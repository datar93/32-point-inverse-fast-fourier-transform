==> flow/design.v <==
module mem32x64(input clk,input [4:0] waddr, 
    input [36:0] wdata, input write,
    input [4:0] raddr1,input [4:0] raddr2, output [36:0] rdata1,output [36:0] rdata2);
reg [36:0] mem[0:31];
reg [36:0] rdatax1,rdatax2;
wire [36:0] w0,w1,w2,w3,w4,w5,w6,w7;
assign w0=mem[0];
assign w1=mem[1];
assign w2=mem[2];
assign w3=mem[31];
assign w4 =mem[16];
assign rdata1 = rdatax1;
assign rdata2 = rdatax2;
always @(*) begin
  rdatax1 <= mem[raddr1];
  rdatax2 <= mem[raddr2];
end
always @(posedge(clk)) begin
  if(write) begin
    mem[waddr]<= wdata;
  end
end
endmodule
module mem32x64_DP (input clk,input [4:0] waddr1,input [4:0] waddr2,  
    input [36:0] wdata1,input [36:0] wdata2, input write,
    input [4:0] raddr1,input [4:0] raddr2, output [36:0] rdata1,output [36:0] rdata2);
reg [36:0] mem[0:31];
reg [36:0] rdatax1,rdatax2;
wire [36:0] w0,w1,w2,w3,w4,w5,w6,w7;
assign w0=mem[0];
assign w1=mem[1];
assign w2=mem[2];
assign w3=mem[31];
assign w4 =mem[16];
assign rdata1 = rdatax1;
assign rdata2 = rdatax2;
always @(*) begin
  rdatax1 <= mem[raddr1];
  rdatax2 <= mem[raddr2];
end
always @(posedge(clk)) begin
  if(write) begin
    mem[waddr1]<= wdata1;
    mem[waddr2]<= wdata2;
  end
end
endmodule
module mem32x64_SR (input clk,input [4:0] waddr1,input [4:0] waddr2,  
    input [36:0] wdata1,input [36:0] wdata2, input write,
    input [4:0] raddr1, output [36:0] rdata1);
reg [36:0] mem[0:31];
reg [36:0] rdatax1,rdatax2;
wire [36:0] w0,w1,w2,w3,w4,w5,w6,w7;
assign w0=mem[0];
assign w1=mem[8];
assign w2=mem[2];
assign w3=mem[31];
assign w4 =mem[20];
assign rdata1 = rdatax1;
always @(*) begin
  rdatax1 <= mem[raddr1];
end
always @(posedge(clk)) begin
  if(write) begin
    mem[waddr1]<= wdata1;
    mem[waddr2]<= wdata2;
  end
end
endmodule
Reports on mem32x64_DP --
The steps from the RTL of mem32x64_DP to its reports follow in flow order. Line numbers count from 1 in the design file above. Operators carry their Yosys type and port widths (W data, S select, Z words). Not given: --
Design: top mem32x64_DP, clock port clk, library sky130hd, library corner tt_025C_1v80

After elaboration --
Yosys after proc, flatten, opt, wreduce and memory -nomap, before mapping. Enables and synchronous resets that opt folds into registers are not counted as muxes. Memory bits, and registers merged into a memory's read port (data or address), are not among the register bits. Print and check cells are not counted. Equal cells are merged and count once. Yosys's memory passes give these memory sizes; they may raise the number of words (mostly to a power of two), join words into wider ones and drop unused or constant bits.
Word-level totals: word-level cells 6, output and inout bits 74, memories kept 1, register bits after elaboration 0, RAM bits 1184, bits of input ports 96
Memory list:
- mem | words 32, width 37, rd ports 2, wr ports 2, RTL line 27 | reg [36:0] mem[0:31];
Operators by class: mux-type cells 5
Operator list (count):
- $mux W37 | 2
- $mux W5 | 2
- $mux W1 | 1

Longest topological paths --
Depth = most cells in a row (Yosys ltp): at word level without a register or memory, in the mapped netlist without a sequential cell, where the memories' decode and read muxes count.
Logic depth: depth after elaboration 1, ABC_AREA 0, mapped depth 8, depth with buffers taken out 5

Mapped cells and area --
Yosys stat after the flow's synthesis: flattened, memories mapped to cells. It holds for the ABC_AREA given above (unset counts as 0); a run with the other value may have another netlist.
Cell types:
- sky130_fd_sc_hd__edfxtp_1 | count 1184, area in all 3.56E+04 um^2
- sky130_fd_sc_hd__mux2i_1 | count 1184, area in all 1.19E+04 um^2
- sky130_fd_sc_hd__mux2_2 | count 947, area in all 1.07E+04 um^2
- sky130_fd_sc_hd__a22oi_1 | count 222, area in all 1.67E+03 um^2
- sky130_fd_sc_hd__mux2_1 | count 147, area in all 1.66E+03 um^2
- sky130_fd_sc_hd__mux2_4 | count 90, area in all 1.35E+03 um^2
- sky130_fd_sc_hd__a22o_1 | count 148, area in all 1.3E+03 um^2
- sky130_fd_sc_hd__clkbuf_1 | count 325, area in all 1219.92 um^2
- sky130_fd_sc_hd__nand3_1 | count 224, area in all 1.12E+03 um^2
- sky130_fd_sc_hd__a21oi_1 | count 222, area in all 1.11E+03 um^2
- sky130_fd_sc_hd__buf_2 | count 186, area in all 930.893 um^2
- sky130_fd_sc_hd__nand2_1 | count 242, area in all 908.371 um^2
- sky130_fd_sc_hd__buf_4 | count 73, area in all 548.026 um^2
- sky130_fd_sc_hd__a31oi_1 | count 74, area in all 462.944 um^2
- sky130_fd_sc_hd__nor3_1 | count 74, area in all 370.355 um^2
- sky130_fd_sc_hd__buf_12 | count 9, area in all 180.173 um^2
- sky130_fd_sc_hd__buf_6 | count 15, area in all 168.912 um^2
- sky130_fd_sc_hd__nor2_8 | count 8, area in all 160.154 um^2
Not listed: further types 22, cells in them 106.
Synthesis totals: flip-flops 1184, cell area after synthesis 0.0719377 mm^2, cells in the netlist 5480, sequential area 0.0355541 mm^2, buffer cells 634

Path before layout --
OpenSTA on the mapped netlist: ideal clock, no wires. The path of least setup slack (recovery checks aside). Input and output delay are each 20% of the period. Register names are those of the netlist, which keeps one name where synthesis merged equal registers.
Path post-synthesis: path type input port to flip-flop, from in write, to mem mem[16][0], setup time 0.483 ns, data required time 4.397 ns, slack 0.023 ns, stages 4, launch time at the first pin 0.976 ns, input delay 0.976 ns, buffers on the path 2, arrival time 4.374 ns, path delay 3.881 ns, clock period 4.88 ns, synthesis period reached 4.857 ns
"path delay" = arrival - input delay + setup time. "stages": output pins that drive a net of the path, with the launching flip-flop's if there is one; two outputs of one cell count as two. "synthesis period reached" is the clock period less the worst setup slack; recovery checks do not enter. This is arithmetic on one report: input and output delays are still those of the set period (20% each). The rows between start and end are the longest chain of elaborated cells between them; the timing report does not say that the signal goes this way. Where chains are equally long, one stands for them. Each line given opens the expression or statement behind the cell; cells for indexed reads and writes are added by Yosys, which also makes memories of some case tables. The path ends at the enable pin of a flip-flop; only ways to that pin are counted.
Between the ends, post-synthesis: cells stage by stage sky130_fd_sc_hd__buf_4 sky130_fd_sc_hd__or3b_2 sky130_fd_sc_hd__clkbuf_1 sky130_fd_sc_hd__o21ai_0, length of the longest elaborated chain 1, elaborated cells between the ends (all ways) 3, RTL lines with such cells 1, those cells by class mux: 3
Ends and longest elaborated chain, post-synthesis:
- start, declared | RTL line 25 | input [36:0] wdata1,input [36:0] wdata2, input write,
- $mux W5 | RTL line 42 | if(write) begin
- end, declared | RTL line 27 | reg [36:0] mem[0:31];

Path in the finished layout --
Path of least setup slack in the final report of run A (OpenROAD, finished layout, wires in). Where an end is a register, its clock arrival counts in the times.
Path post-layout: path type input port to output port, from in raddr1[2], to out rdata1[34], input delay 1.72 ns, slack 1.77 ns, data required time 6.86 ns, launch time at the first pin 1.72 ns, stages 8, buffers on the path 3, arrival time 5.10 ns, clock period 8.58 ns, output delay 1.72 ns
The rows between start and end are the longest chain of elaborated cells between them; the timing report does not say that the signal goes this way. Where chains are equally long, one stands for them. The chain passes a memory read, where the word-level depth is cut; so it can be longer than that depth.
Between the ends, post-layout: cells stage by stage sky130_fd_sc_hd__clkdlybuf4s50_1 sky130_fd_sc_hd__and2_4 sky130_fd_sc_hd__buf_12 sky130_fd_sc_hd__a22o_1 sky130_fd_sc_hd__nor3_1 sky130_fd_sc_hd__a31oi_1 sky130_fd_sc_hd__nand3_1 sky130_fd_sc_hd__clkdlybuf4s50_1, length of the longest elaborated chain 1, elaborated cells between the ends (all ways) 1, RTL lines with such cells 1, those cells by class memory: 1
Ends and longest elaborated chain, post-layout:
- start, declared | RTL line 26 | input [4:0] raddr1,input [4:0] raddr2, output [36:0] rdata1,output [36:0] rdata2);
- $mem_v2 Z32 W37 | RTL line 27 | reg [36:0] mem[0:31];
- end, declared | RTL line 26

Memo
Re: implementation data of mem32x64_DP

Flow measurements of mem32x64_DP on sky130hd: 2 stored runs with different settings, listed in no order. Input and output delays are each 20% of the period that was set; the output load is 0.01 pF.

[run A] flow files
==> flow/run.sh <==
#!/bin/bash
# the make line also repeats the synthesis and layout settings of config.mk as NAME=value (left out here)
make -C /OpenROAD-flow-scripts/flow DESIGN_CONFIG=/design/flow/config.mk WORK_HOME=/design/flow/orfs CLKGATE_MAP_FILE= finish
==> flow/config.mk <==
export PLATFORM = sky130hd
export DESIGN_NAME = mem32x64_DP
export DESIGN_NICKNAME = mem32x64_DP
export VERILOG_FILES = /design/flow/design.v
export SDC_FILE = /design/flow/constraint.sdc
export NUM_CORES = 4
export LEC_CHECK = 0
export CAP_MARGIN = 20
export CORE_MARGIN = 2
export CORE_UTILIZATION = 54
export CTS_CLUSTER_DIAMETER = 234
export GPL_TIMING_DRIVEN = 1
export PLACE_DENSITY_LB_ADDON = 0.02
export SETUP_SLACK_MARGIN = 1.46
export SLEW_MARGIN = 20
==> flow/constraint.sdc <==
create_clock -name core_clock -period 8.58 [get_ports {clk}]
set_input_delay 1.7160 -clock core_clock [delete_from_list [all_inputs] [get_ports {clk}]]
set_output_delay 1.7160 -clock core_clock [all_outputs]
set_load 0.01 [all_outputs]

[run A] result: area of the die 0.136154 mm^2; worst hold slack in the final report 1.683 ns; post-route utilization 0.598; post-route setup TNS 0.000 ns; netlist area reported by Yosys 0.0719377 mm^2; worst setup slack after layout 1.769 ns

[run B] flow files
==> flow/run.sh <==
#!/bin/bash
# the make line also repeats the synthesis and layout settings of config.mk as NAME=value (left out here)
make -C /OpenROAD-flow-scripts/flow DESIGN_CONFIG=/design/flow/config.mk WORK_HOME=/design/flow/orfs CLKGATE_MAP_FILE= finish
==> flow/config.mk <==
export PLATFORM = sky130hd
export DESIGN_NAME = mem32x64_DP
export DESIGN_NICKNAME = mem32x64_DP
export VERILOG_FILES = /design/flow/design.v
export SDC_FILE = /design/flow/constraint.sdc
export NUM_CORES = 4
export LEC_CHECK = 0
export ABC_AREA = 0
export CAP_MARGIN = 20
export CELL_PAD_IN_SITES_DETAIL_PLACEMENT = 2
export CORE_ASPECT_RATIO = 0.72
export CORE_MARGIN = 2
export CORE_UTILIZATION = 18
export CTS_CLUSTER_DIAMETER = 396
export CTS_CLUSTER_SIZE = 10
export GPL_ROUTABILITY_DRIVEN = 1
export PLACE_DENSITY = 0.51
export SLEW_MARGIN = 20
==> flow/constraint.sdc <==
create_clock -name core_clock -period 5.21 [get_ports {clk}]
set_input_delay 1.0420 -clock core_clock [delete_from_list [all_inputs] [get_ports {clk}]]
set_output_delay 1.0420 -clock core_clock [all_outputs]
set_load 0.01 [all_outputs]

[run B] result: area of the die 0.404797 mm^2; worst hold slack in the final report 0.962 ns; post-route utilization 0.214; post-route setup TNS -0.017 ns; netlist area reported by Yosys 0.0719377 mm^2; worst setup slack after layout -0.017 ns
